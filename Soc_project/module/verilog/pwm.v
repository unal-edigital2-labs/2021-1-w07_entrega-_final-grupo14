==> flow/design.v <==
`timescale 1ns / 1ps
module pwm(
    input enable,
    input [31:0] period,
    input [31:0] dutty,
    input clk,
    output reg pwm
    );
reg[27:0] counter=28'd0;
reg[15:0] limite;
reg[15:0] activo;
always @(posedge clk) begin
counter <= counter + 28'd1;
     if(counter>=(period-1))
        counter <= 28'd0;
     if(counter <= dutty)
        pwm <= 1;
        else
        pwm <=0;
end
endmodule
# Tool chain data of pwm
# What the tools print for pwm, step after step.
# Lines are those of the file above, counted from 1.
# Cell names lack the library's common part.
# Not given: -
# setup
top	pwm
clk_port	clk
lib	sky130hd
corner	tt_025C_1v80

# Word-level counts
# Counts by Yosys on the flattened word-level netlist (proc, flatten, opt, wreduce; memories kept). Register bits leave out memories and registers merged into their read ports (data or address); mux counts leave out enables and synchronous resets folded into registers. Print and check cells are left out. Cells with the same type and inputs are merged into one.
# bits
regBits	29
latch_bits	0
ram_bits	0
romBits	0
clocked_rd_ports_x_width	0
mem_count	0
inputBits	66
output_inout_bits	1
wordCells	7
# op_classes
add_sub_neg	2
mul	0
div	0
compare	2
n_eq	0
shift	0
muxes	1
bitwise	0
n_reduce_logical	0
# ops
op	count
>= comparator 28 x 32 -> 1 bit	1
<= comparator 28 x 32 -> 1 bit	1
subtractor 32 x 1 -> 32 bit (second input constant)	1
adder 28 x 1 -> 28 bit (second input constant)	1
2-to-1 mux 1 bit	1

# Logic depth
# Yosys ltp: most cells in a row. Word level: on the elaborated netlist, between registers, memories and ports. Mapped: between sequential cells and ports; inverters and the memories' decode and read muxes count.
# logic_depth
ltp_word	2
abc_area	0
depth_mapped	17
ltp_nobuf	15

# Netlist
# Yosys stat after the flow's synthesis: flattened, memories mapped to cells. It holds for the ABC_AREA given above (unset counts as 0); a run with the other value may have another netlist.
# mapped
cells	381
yosys_area_um2	3226.8
flip_flops	29
n_buf	7
# by_type
type	count	area_total_um2
ha_1	58	725.696
dfxtp_1	29	580.557
xor2_1	29	253.994
xnor2_1	22	192.685
a21oi_2	19	166.41
inv_1	36	135.13
a21oi_1	24	120.115
nand3_1	18	90.086
a21o_1	10	75.072
nand2_1	19	71.318
nand4_1	11	68.816
nor3_1	13	65.062
or3_4	5	56.304
nor2_1	14	52.55
nor4_1	8	50.048
and3_1	7	43.792
o21ai_0	8	40.038
buf_6	3	33.782
# Not listed: further types 27, cells in them 48.

# Worst setup path after synthesis
# Source: OpenSTA report_checks on the synthesized netlist (no wires, ideal clock, input and output delay 20% of the period each), path of least setup slack; recovery checks are left aside. Register names are those of the netlist, which keeps one name where synthesis merged equal registers.
# synth_timing
path_kind	input to register
start	input port period[15]
end	register counter[0]
clock_period_ps	4950
setup_time_ps	140
arrival_time_ps	4742
slack_ps	68
path_delay_ps	3892
driving_pins	15
period_less_setup_slack_ps	4882
# "path_delay_ps" is the arrival time less input delay plus setup time.
# "driving_pins" counts driving pins, that of a launching flip-flop among them; a cell with two outputs on the path counts twice.
# "period_less_setup_slack_ps" = period - worst setup slack (recovery checks aside). The figure is calculated, with input and output delays left at 20% of the set period.
# Between the ends stands the longest chain of elaborated cells between them, by number of cells; it is not shown to be the way that was timed. Of several equally long chains one is given.
# A line is the first line of the expression or statement that the cell stems from. Yosys adds cells for indexed reads and writes and turns some case tables into memories.
# synth_via
cell_sequence	or3_4 -> nand4bb_4 -> or3_4 -> or3_1 -> or3_1 -> xor2_1 -> ha_1 -> nand4_1 -> nor3_1 -> a221oi_1 -> a211oi_1 -> a41o_1 -> buf_1 -> clkbuf_1 -> a21oi_2
elab_chain_len	2
# synth_rtl
item	line_no	source
start, declared	4	input [31:0] period,
subtractor 32 x 1 -> 32 bit	14	if(counter>=(period-1))
>= comparator 28 x 32 -> 1 bit	14
end, assigned	13	counter <= counter + 28'd1;
end, assigned	15	counter <= 28'd0;
end, declared	9	reg[27:0] counter=28'd0;

# Design pwm on sky130hd. What follows are 2 stored runs of the flow, each under its own settings; their order means nothing. The constraints put input and output delay at 20% of the set period each and load the outputs with 0.01 pF.
# Settings: n/a = not set for that run.
run name	period_ns	CORE_UTILIZATION	SETUP_SLACK_MARGIN	PLACE_DENSITY_LB_ADDON	CORE_ASPECT_RATIO	CELL_PAD_IN_SITES_DETAIL_PLACEMENT	GPL_TIMING_DRIVEN	CAP_MARGIN	SLEW_MARGIN	MIN_ROUTING_LAYER	MAX_ROUTING_LAYER	CORE_MARGIN	CELL_PAD_IN_SITES_GLOBAL_PLACEMENT	CTS_CLUSTER_SIZE
job 1	5.12	43	1.25	0.15	0.86	2	0	40	35	met1	met5	2	n/a	n/a
job 2	8.81	68	1.17	0.25	1.46	n/a	1	20	20	met2	n/a	7	1	89
# Job 1: no results, clock tree synthesis failed with DPL-0033
# Job 2: no results, placement failed with FLW-0024
